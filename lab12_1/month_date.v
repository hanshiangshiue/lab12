==> flow/design.v <==
`timescale 1ns / 1ps
module month_date(
    clk_i,
	 rst_n,
	 en,
	 leap_en,
	 month1,
	 month0,
	 day1,
	 day0
	 );
input clk_i;
input rst_n;
input en;
input [1:0] leap_en;
output [3:0] month1;
output [3:0] month0;
output [3:0] day1;
output [3:0] day0;
reg [3:0] month1;
reg [3:0] month0;
reg [3:0] day1;
reg [3:0] day0;
reg [3:0] month1_tmp;
reg [3:0] month0_tmp;
reg [3:0] day1_tmp;
reg [3:0] day0_tmp;
always@(*)
begin
	if(en==1'b1)
	begin
		if(month1==4'd0 && month0==4'd2 && day1==4'd2 && day0==4'd8)
		begin
			case(leap_en)
			2'b00: 
			begin
				month1_tmp=month1;
				month0_tmp=month0;
				day1_tmp=day1;
				day0_tmp=4'd9;
			end
			default: 
			begin
				month1_tmp=4'd0;
				month0_tmp=4'd3;
				day1_tmp=4'd0;
				day0_tmp=4'd1;
			end
			endcase
		end
		else if(month1==4'd0 && month0==4'd2 && day1=='d2 && day0==4'd9)
		begin
			month1_tmp=4'd0;
			month0_tmp=4'd3;
			day1_tmp=4'd0;
			day0_tmp=4'd1;
		end
		else if(((month1==4'd0 && (month0==4'd1 || month0==4'd3 || month0==4'd5 || month0==4'd7 || month0==4'd8)) ||
					(month1==4'd1 && month0==4'd0)) && day1==4'd3 && day0==4'd1) 
		begin
			month1_tmp=month1;
			month0_tmp=month0+4'd1;
			day1_tmp=4'd0;
			day0_tmp=4'd1;
		end
		else if(((month1==4'd0 && (month0==4'd4 || month0==4'd6)) || (month1==4'd1 && month0==4'd1)) && day1==4'd3 && day0==4'd0) 
		begin
			month1_tmp=month1;
			month0_tmp=month0+4'd1;
			day1_tmp=4'd0;
			day0_tmp=4'd1;
		end
		else if(month1==4'd0 && month0==4'd9 && day1==4'd3 && day0==4'd0) 
		begin
			month1_tmp=month1+4'd1;
			month0_tmp=4'd0;
			day1_tmp=4'd0;
			day0_tmp=4'd1;
		end
		else if(month1==4'd1 && month0==4'd2 && day1==4'd3 && day0==4'd1) 
		begin
			month1_tmp=4'd0;
			month0_tmp=4'd1;
			day1_tmp=4'd0;
			day0_tmp=4'd1;
		end
		else if(day0==4'd9)
		begin
			month1_tmp=month1;
			month0_tmp=month0;
			day1_tmp=day1+4'd1;
			day0_tmp=4'd0;
		end
		else
		begin
			month1_tmp=month1;
			month0_tmp=month0;
			day1_tmp=day1;
			day0_tmp=day0+4'd1;
		end
	end
	else 
	begin
		month1_tmp=month1;
		month0_tmp=month0;
		day1_tmp=day1;
		day0_tmp=day0;
	end
end
always@(posedge clk_i or negedge rst_n)
begin
	if(~rst_n)
	begin
		month1<=4'd0;
		month0<=4'd1;
		day1<=4'd0;
		day0<=4'd1;
	end
	else
	begin
		month1<=month1_tmp;
		month0<=month0_tmp;
		day1<=day1_tmp;
		day0<=day0_tmp;
	end
end
endmodule
### Reports on month_date

What the tools print for month_date, step after step.
Line numbers count from 1 in the design file above.
Not given: --

| inputs | value |
|---|---|
| top | month_date |
| clock port | clk_i |
| library | sky130hd |
| corner | tt_025C_1v80 |

### After elaboration

Yosys after proc, flatten, opt, wreduce and memory -nomap, before mapping. Memory bits, and registers merged into a memory's read port (data or address), are not among the register bits. Print and check cells are not counted. Equal cells are merged and count once.

| storage and ports | value |
|---|---|
| elaborated cells | 90 |
| bits of input ports | 5 |
| bits in registers | 16 |
| output and inout port bits | 16 |

| operators by class | value |
|---|---|
| add/sub/neg operators | 4 |
| equal/unequal tests | 18 |
| muxes and demuxes | 29 |
| reduce/logical cells | 35 |

Operator list:

| cell | number |
|---|---|
| 2-to-1 mux 4 bit | 29 |
| logical AND 1 bit | 18 |
| adder 4 x 1 -> 4 bit with constant B | 4 |
| == test 4 x 2 -> 1 bit with constant B | 4 |
| == test 4 x 3 -> 1 bit with constant B | 4 |
| == test 4 bit with constant B | 4 |
| == test 4 x 1 -> 1 bit with constant B | 3 |
| logical NOT 4 bit | 3 |
| logical OR 1 bit | 7 |
| nonzero test 7 bit | 1 |
| != test 3 bit with constant B | 2 |
| AND reduction 3 bit | 2 |
| nonzero test 6 bit | 1 |
| AND reduction 5 bit | 1 |
| nonzero test 4 bit | 1 |
| != test 2 bit with constant B | 1 |
| logical NOT 2 bit | 1 |

### Logic depth

Longest topological path by Yosys (ltp), each cell counted once; first at word level (registers and memories cut), then after technology mapping (sequential cells cut; the memories' decode and read muxes count).

| depth | value |
|---|---|
| word-level depth | 12 |
| ABC_AREA | 1 |
| gate-level depth with buffers | 13 |
| mapped depth without buffers | 13 |

### After synthesis

The flow's flattened synthesis, as Yosys stat reports it; memories are mapped. The netlist is that of the ABC_AREA named above (0 if unset); the other value can give another one.

Cells by type:

| cell type | number | area in all (um^2) |
|---|---|---|
| sky130_fd_sc_hd__dfrtp_1 | 14 | 350.336 |
| sky130_fd_sc_hd__nand2_1 | 51 | 191.434 |
| sky130_fd_sc_hd__ha_1 | 9 | 112.608 |
| sky130_fd_sc_hd__nor2_1 | 18 | 67.565 |
| sky130_fd_sc_hd__nor2_2 | 9 | 56.304 |
| sky130_fd_sc_hd__dfstp_2 | 2 | 52.55 |
| sky130_fd_sc_hd__inv_1 | 14 | 52.55 |
| sky130_fd_sc_hd__xor2_1 | 6 | 52.55 |
| sky130_fd_sc_hd__nand3_1 | 9 | 45.043 |
| sky130_fd_sc_hd__nand2_2 | 7 | 43.792 |
| sky130_fd_sc_hd__nand4_1 | 6 | 37.536 |
| sky130_fd_sc_hd__nor3_1 | 4 | 20.019 |
| sky130_fd_sc_hd__nand3_4 | 1 | 17.517 |
| sky130_fd_sc_hd__o21ai_2 | 2 | 17.517 |
| sky130_fd_sc_hd__xnor2_1 | 2 | 17.517 |
| sky130_fd_sc_hd__inv_2 | 4 | 15.014 |
| sky130_fd_sc_hd__nor3b_2 | 1 | 12.512 |
| sky130_fd_sc_hd__nand2_4 | 1 | 11.261 |

Not listed: further types 10, cells in them 12.

| synthesis totals | value |
|---|---|
| sequential part of the area | 402.9 um^2 |
| buffers | 1 |
| cell area after synthesis | 1249.9 um^2 |
| standard cells after synthesis | 172 |
| flip-flop cells | 16 |

### Worst setup path after synthesis

Source: OpenSTA report_checks on the synthesized netlist (no wires, ideal clock, input and output delay 20% of the period each), path of least setup slack; recovery checks are left aside. Register names are those of the netlist, which keeps one name where synthesis merged equal registers.

| timing path post-synthesis | value |
|---|---|
| path type | register -> register |
| start | reg month0[0] |
| end | reg day1[0] |
| path buffers | 0 |
| launch time at the first pin | 0.000 ns |
| setup time | 0.116 ns |
| stages | 13 |
| clock period | 2.3 ns |
| arrival time | 1.588 ns |
| data required time | 2.184 ns |
| delay of the path | 1.704 ns |
| setup slack | 0.596 ns |
| synthesis period reached | 1.704 ns |

"delay of the path" is the arrival time less input delay plus setup time.
"stages": output pins that drive a net of the path, with the launching flip-flop's if there is one; two outputs of one cell count as two.
"synthesis period reached" = period - worst setup slack (recovery checks aside). The figure is calculated, with input and output delays left at 20% of the set period.
The rows between start and end are the longest chain of elaborated cells between them; the timing report does not say that the signal goes this way. Where chains are equally long, one stands for them.
A line is the first line of the expression or statement that the cell stems from. Yosys adds cells for indexed reads and writes and turns some case tables into memories.

| between the ends, post-synthesis | value |
|---|---|
| path through | sky130_fd_sc_hd__dfstp_2 sky130_fd_sc_hd__inv_1 sky130_fd_sc_hd__ha_1 sky130_fd_sc_hd__nor2_1 sky130_fd_sc_hd__nor2_1 sky130_fd_sc_hd__nand2_1 sky130_fd_sc_hd__o21ai_2 sky130_fd_sc_hd__nand2_1 sky130_fd_sc_hd__nand2_4 sky130_fd_sc_hd__nor2_1 sky130_fd_sc_hd__nor2_2 sky130_fd_sc_hd__nand2_1 sky130_fd_sc_hd__nand2_1 |
| length of the longest elaborated chain | 12 |
| elaborated cells on any way between the ends | 44 |
| classes of those cells | eq/ne: 10; mux: 6; reduce/logical: 28 |

Ends and longest elaborated chain, post-synthesis:

| element | line | source |
|---|---|---|
| start, declared | 17 | `output [3:0] month0;` |
| start, assigned | 115 | `month0<=4'd1;` |
| start, assigned | 122 | `month0<=month0_tmp;` |
| == test 4 x 1 -> 1 bit | 58 | `else if(((month1==4'd0 && (month0==4'd1 \|\| month0==4'd3 \|\| month0==4'd5 \|\| month0==4'd7 \|\| month0==4'd8)) \|\|` |
| logical OR 1 bit (4 in a row) | 58 |  |
| logical AND 1 bit | 58 |  |
| logical OR 1 bit | 58 |  |
| logical AND 1 bit (2 in a row) | 58 |  |
| 2-to-1 mux 4 bit | 58 |  |
| 2-to-1 mux 4 bit | 51 | `else if(month1==4'd0 && month0==4'd2 && day1=='d2 && day0==4'd9)` |
| 2-to-1 mux 4 bit | 32 | `if(month1==4'd0 && month0==4'd2 && day1==4'd2 && day0==4'd8)` |
| end, assigned | 116 | `day1<=4'd0;` |
| end, assigned | 123 | `day1<=day1_tmp;` |
| end, declared | 18 | `output [3:0] day1;` |

### Path in the finished layout

Path of least setup slack in the final report of run 2 (OpenROAD, finished layout, wires in). Where an end is a register, its clock arrival counts in the times.

| timing path post-layout | value |
|---|---|
| path type | register -> output |
| start | reg month0[0] |
| end | out month0[0] |
| path buffers | 1 |
| setup slack | 1.39 ns |
| launch time at the first pin | 0.29 ns |
| data required time | 2.86 ns |
| clock period | 3.58 ns |
| arrival time | 1.48 ns |
| stages | 2 |
| output delay | 0.72 ns |

| between the ends, post-layout | value |
|---|---|
| path through | sky130_fd_sc_hd__dfstp_2 sky130_fd_sc_hd__clkdlybuf4s50_1 |
| length of the longest elaborated chain | 0 |
| elaborated cells on any way between the ends | 0 |
| RTL lines with such cells | 0 |

Ends and longest elaborated chain, post-layout:

| element | line | source |
|---|---|---|
| start, declared | 17 | `output [3:0] month0;` |
| start, assigned | 115 | `month0<=4'd1;` |
| start, assigned | 122 | `month0<=month0_tmp;` |
| end, declared | 17 |  |

Below are 2 stored runs of the flow (Yosys, OpenROAD; platform sky130hd) on month_date, each with its settings and what was measured, unordered. Constraints: input delay and output delay 20% of the set period each, output load 0.01 pF.
"achieved clock period" means the clock period less the worst setup slack. The figure is calculated, with input and output delays left at 20% of the set period.
By "critical setup path time" is meant the share of the clock period that the worst setup path is allowed (20% is reserved at inputs, 20% at outputs), minus its slack. Clock arrival times at its registers enter into it.
By "total power of the final layout" is meant OpenSTA's value without simulated activity: inputs other than the clock are taken to toggle once in ten clock periods, and the tool carries that through the logic.
Settings: - = not set for that run.
Results: - = not shown.

| item | run 1 | run 2 |
|---|---|---|
| period_ns | 1.99 | 3.58 |
| CORE_UTILIZATION | 67 | 50 |
| PLACE_DENSITY_LB_ADDON | 0.08 | 0.19 |
| CORE_ASPECT_RATIO | 0.59 | - |
| CORE_MARGIN | 2 | 2 |
| CELL_PAD_IN_SITES_GLOBAL_PLACEMENT | 2 | - |
| GPL_TIMING_DRIVEN | 1 | 1 |
| CAP_MARGIN | 25 | 20 |
| SLEW_MARGIN | 15 | 20 |
| MIN_ROUTING_LAYER | met2 | - |
| MAX_ROUTING_LAYER | met5 | met4 |
| SETUP_SLACK_MARGIN | - | 0.12 |
| HOLD_SLACK_MARGIN | - | 0.13 |
| ABC_AREA | - | 1 |
| CTS_CLUSTER_SIZE | - | 28 |
| achieved clock period (ns) | - | 2.191 |
| worst slack on setup checks (ns) | - | 1.389 |
| setup TNS (ns) | - | 0.000 |
| worst hold slack (ns) | - | 0.433 |
| critical setup path time (ns) | - | 1.48 |
| class of the worst setup path | - | register -> output |
| utilization in the final report (%) | - | 62.5 |
| area of the standard cells in the finished layout (um^2) | - | 1520.2 |
| total power of the final layout (uW) | - | 710.5 |
| chip area after synthesis (Yosys) (um^2) | - | 1249.9 |
| total die area (um^2) | - | 2916.0 |

Run 1: no results, placement failed with FLW-0024
